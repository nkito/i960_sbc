==> flow/design.v <==
`timescale 1ns / 1ps
module sysctl #(
	parameter BOARD_CLOCK        = 32*1000*1000,
	parameter SYSTEM_CLOCK       = (32*1000*1000),
	parameter MFPCLOCK_DIV       = 8,
	parameter MFP_UART_CLOCK     = (115200*16),
	parameter MFP_UART_CLOCK_DIV = (((32*1000*1000) + ((115200*16))/2) / ((115200*16)))
) (
	input         clk2,
	input         reset_async_n,
	output  reg   reset,
	input [31:30] addr,
	input         den_n,
	input         w_rn,
	input         as_n,
	input         lock_n,
	input         inta_n,
	input         blast_n,
	input         dt_rn,
	output        we_ram_n,
	output        cs_rom_n,
	output        cs_ram_n,
	output  reg   a0_rom,
	output  reg   ready_n,
	output [6:0] dbg,
	output     mfp_iack_n,
	output     mfp_cs_n,
	output     mfp_ds_n,
	input      mfp_dtack_n,
	output reg mfp_clk_out,
	output reg mfp_uart_clk_out
);
	assign dbg[0] = ready_n;
	assign dbg[1] = 1'b1;
	assign dbg[2] = 1'b1;
	assign dbg[3] = 1'b1;
	assign dbg[4] = 1'b1;
	assign dbg[5] = pclk;
	assign dbg[6] = clk2;
	reg [2:0] clk_div_mfp;
	reg [4:0] clk_div_mfp_uart;
	initial begin
		clk_div_mfp <= 0;
		clk_div_mfp_uart <= 0;
	end
	always @(posedge clk2) begin
		clk_div_mfp_uart <= clk_div_mfp_uart + 1'b1;
		mfp_uart_clk_out <= mfp_uart_clk_out;
		if( clk_div_mfp_uart == ((MFP_UART_CLOCK_DIV/2) - 1) ) begin
			mfp_uart_clk_out <= 0;
		end else if( clk_div_mfp_uart == (MFP_UART_CLOCK_DIV - 1) ) begin
			mfp_uart_clk_out <= 1;
			clk_div_mfp_uart <= 0;
		end
	end
	always @(posedge clk2) begin
		if( clk_div_mfp == ((MFPCLOCK_DIV/2) - 1) ) begin
			clk_div_mfp <= 0;
			mfp_clk_out <= ~mfp_clk_out;
		end else begin
			clk_div_mfp <= clk_div_mfp + 1'b1;
			mfp_clk_out <= mfp_clk_out;
		end
	end
localparam BUSSTATE_UNKNOWN  = 0;
localparam BUSSTATE_Ti       = 1;
localparam BUSSTATE_T1       = 2;
localparam BUSSTATE_T2       = 3;
	reg [1:0] bus_state;
	reg       pclk;
	initial begin
		bus_state  <= BUSSTATE_UNKNOWN;
		pclk       <= 0;
	end
	reg t1count;
	always @(posedge clk2) begin
		t1count <= 0;
		if( bus_state == BUSSTATE_T1 ) begin
			t1count <= (t1count | ~pclk);
		end
	end
	reg [1:0] w_next_bus_state;
	always @(*) begin
		if( reset == 0 ) begin
			w_next_bus_state = BUSSTATE_UNKNOWN;
		end else if( bus_state == BUSSTATE_Ti ) begin
			w_next_bus_state = ( pclk & ~as_n  ) ? BUSSTATE_T1 : BUSSTATE_Ti;
		end else if( bus_state == BUSSTATE_T1 ) begin
			if( ~memarea_rom ) begin
				w_next_bus_state = (~pclk          ) ? BUSSTATE_T2 : BUSSTATE_T1;
			end else begin
				w_next_bus_state = (~pclk & t1count) ? BUSSTATE_T2 : BUSSTATE_T1;
			end
		end else if( bus_state == BUSSTATE_T2 ) begin
			if( pclk | ready_n ) begin
				w_next_bus_state = BUSSTATE_T2;
			end else begin
				if ( ~blast_n ) begin
					w_next_bus_state = BUSSTATE_Ti;
				end else begin
					w_next_bus_state = wait_insert ? BUSSTATE_T1 : BUSSTATE_T2;
				end
			end
		end else begin
			w_next_bus_state = (~as_n) ? BUSSTATE_T1 : BUSSTATE_UNKNOWN;
		end
	end
	always @(posedge clk2) begin
		bus_state <= w_next_bus_state;
	end
	always @(posedge clk2) begin
		pclk <= ~pclk;
		if( bus_state == BUSSTATE_UNKNOWN && as_n == 1'b0 && reset == 1'b1 ) begin
			pclk <= 1'b0;  
		end
	end
	wire memarea_rom  = (addr[31:30] == 2'b00) ? 1'b1 : 1'b0;
	wire memarea_ram  = (addr[31:30] == 2'b01) ? 1'b1 : 1'b0;
	wire ioarea_mfp   = (addr[31]    == 1'b1 ) ? 1'b1 : 1'b0;
	assign cs_rom_n      = ~( inta_n & memarea_rom & ~den_n & ~w_rn );
	assign cs_ram_n      = ~( inta_n & memarea_ram & ~den_n & (bus_state == BUSSTATE_T2? 1'b1 : 1'b0));
	assign mfp_cs_n      = ~( inta_n & ioarea_mfp  & ~den_n         );
	assign mfp_iack_n    = ~(~inta_n & lock_n      & ~blast_n       );
	assign mfp_ds_n      = mfp_cs_n & mfp_iack_n;
	assign we_ram_n = (cs_ram_n | pclk | ~w_rn);
	wire wait_insert = 
				(memarea_rom & inta_n & ~w_rn) |
				(ioarea_mfp  & inta_n);
	reg [1:0] prev_state;
	always @(posedge clk2) begin
		ready_n <= ready_n;
		prev_state <= bus_state;
		if( ~pclk ) begin
			a0_rom <= (((bus_state==BUSSTATE_T1) && (memarea_rom==1'b1)) ? 1'b1 : 1'b0);
		end else begin
			a0_rom <= a0_rom;
		end
		if( bus_state == BUSSTATE_T2 && prev_state == BUSSTATE_T1 ) begin
			ready_n <= (
				(memarea_rom & inta_n & ~w_rn) | 
				(ioarea_mfp  & inta_n) | 
				(~inta_n & lock_n ) ) ? 1'b1 : 1'b0;
		end else if( bus_state == BUSSTATE_T2 && (memarea_rom & ~w_rn) == 1 ) begin
			ready_n <= ready_n & (a0_rom | pclk);
		end else if( bus_state == BUSSTATE_T1 ) begin
			ready_n <= 1;
		end else begin
			ready_n <= (ready_n & cs_rom_n & cs_ram_n & mfp_dtack_n);
		end
	end
	reg r_reset_n;
	always @(posedge clk2) begin
		r_reset_n <= reset_async_n;
		reset   <= r_reset_n;
	end
endmodule
# Tool chain data of sysctl
# What the tools print for sysctl, step after step.
# Lines are those of the file above, counted from 1.
# Cell names lack the library's common part.
# The mark n/a stands for no value.
[inputs]
top = "sysctl"
clock_port = "clk2"
cell_library = "sky130hd"
lib_corner = "tt_025C_1v80"

# Word level
# Counts by Yosys on the flattened word-level netlist (proc, flatten, opt, wreduce; memories kept). Register bits leave out memories and registers merged into their read ports (data or address); mux counts leave out enables and synchronous resets folded into registers. Print and check cells are left out.
[bits]
ff_bits = 20
out_inout_bits = 18
[op_classes]
addsub = 2
equal = 9
n_mux = 22
logic = 38
reduce_logical = 7
[op_table]
columns = ["operator", "n"]
rows = [
  ["AND 1 x 32 -> 32 bit", 1],
  ["inverter 1 -> 32 bit", 1],
  ["equality test 32 x 1 -> 1 bit (second input constant)", 1],
  ["AND 1 bit", 18],
  ["2-to-1 mux 2 bit", 7],
  ["2-to-1 mux 1 bit", 13],
  ["inverter 1 bit", 11],
  ["2-to-1 mux 5 bit", 2],
  ["bitwise OR 1 bit", 7],
  ["equality test 2 bit (second input constant)", 3],
  ["logical AND 1 bit", 5],
  ["adder 5 x 1 -> 5 bit (second input constant)", 1],
  ["equality test 5 x 3 -> 1 bit (second input constant)", 1],
  ["equality test 5 bit (second input constant)", 1],
  ["equality test 2 x 1 -> 1 bit (second input constant)", 2],
  ["logical NOT 2 bit", 2],
  ["adder 3 x 1 -> 3 bit (second input constant)", 1],
  ["equality test 3 x 2 -> 1 bit (second input constant)", 1],
]

# Depth
# Longest topological path by Yosys (ltp), each cell counted once; first at word level (registers and memories cut), then after technology mapping (sequential cells cut; the memories' decode and read muxes count).
[depth]
ltp_word = 12
abc_area = 0
depth_mapped = 6

# Mapped cells and area
# Source: synth_stat.txt of the flow (Yosys; design flattened, memories mapped). It holds for the ABC_AREA given above (unset counts as 0); a run with the other value may have another netlist.
[mapped]
cells = 99
area_um2 = 892.1
seq_area_um2 = 420.4
ffs = 20
n_buf = 8
[types]
columns = ["type", "n"]
rows = [
  ["dfxtp_1", 18],
  ["buf_4", 8],
  ["edfxtp_1", 2],
  ["ha_1", 4],
  ["o21ai_0", 7],
  ["inv_1", 9],
  ["nand2_1", 9],
  ["nor3_1", 6],
  ["nor2_1", 7],
  ["a21oi_1", 5],
  ["nor2b_1", 4],
  ["nand2b_1", 3],
  ["nand3b_1", 2],
  ["a22oi_2", 1],
  ["a31oi_1", 2],
  ["o211ai_2", 1],
  ["or3_4", 1],
  ["nand3_1", 2],
]
# Not listed: further types 8, cells in them 8.

Add stored flow runs of sysctl

Top module sysctl; platform sky130hd; tools Yosys and OpenROAD; 2 stored runs in no particular order. Input and output delays are each 20% of the period that was set; the output load is 0.01 pF.

# record 1
==> flow/run.sh <==
#!/bin/bash
# the make line also repeats the synthesis and layout settings of config.mk as NAME=value (left out here)
make -C /OpenROAD-flow-scripts/flow DESIGN_CONFIG=/design/flow/config.mk WORK_HOME=/design/flow/orfs CLKGATE_MAP_FILE= finish
==> flow/config.mk <==
export PLATFORM = sky130hd
export DESIGN_NAME = sysctl
export DESIGN_NICKNAME = sysctl
export VERILOG_FILES = /design/flow/design.v
export SDC_FILE = /design/flow/constraint.sdc
export NUM_CORES = 4
export LEC_CHECK = 0
export CAP_MARGIN = 20
export CORE_MARGIN = 2
export CORE_UTILIZATION = 40
export SLEW_MARGIN = 20
==> flow/constraint.sdc <==
create_clock -name core_clock -period 1.87 [get_ports {clk2}]
set_input_delay 0.3740 -clock core_clock [delete_from_list [all_inputs] [get_ports {clk2}]]
set_output_delay 0.3740 -clock core_clock [all_outputs]
set_load 0.01 [all_outputs]

==> record 1: results <==
synthesis_area_um2=892.1
design.die.area_um2=2624.0
stdcell_area_um2=1296.2
finish.utilization_pct=59.7
setup_ws_ns=0.063

# record 2
==> flow/run.sh <==
#!/bin/bash
# the make line also repeats the synthesis and layout settings of config.mk as NAME=value (left out here)
make -C /OpenROAD-flow-scripts/flow DESIGN_CONFIG=/design/flow/config.mk WORK_HOME=/design/flow/orfs CLKGATE_MAP_FILE= finish
==> flow/config.mk <==
export PLATFORM = sky130hd
export DESIGN_NAME = sysctl
export DESIGN_NICKNAME = sysctl
export VERILOG_FILES = /design/flow/design.v
export SDC_FILE = /design/flow/constraint.sdc
export NUM_CORES = 4
export LEC_CHECK = 0
export ABC_AREA = 1
export CAP_MARGIN = 20
export CORE_ASPECT_RATIO = 0.93
export CORE_MARGIN = 7
export CORE_UTILIZATION = 53
export GPL_ROUTABILITY_DRIVEN = 1
export MAX_ROUTING_LAYER = met4
export PLACE_DENSITY_LB_ADDON = 0.12
export SETUP_SLACK_MARGIN = 0.28
export SLEW_MARGIN = 20
export TNS_END_PERCENT = 70
==> flow/constraint.sdc <==
create_clock -name core_clock -period 0.946 [get_ports {clk2}]
set_input_delay 0.1892 -clock core_clock [delete_from_list [all_inputs] [get_ports {clk2}]]
set_output_delay 0.1892 -clock core_clock [all_outputs]
set_load 0.01 [all_outputs]

==> record 2: results <==
outcome="stopped before the end: clock tree synthesis reported DPL-0033"
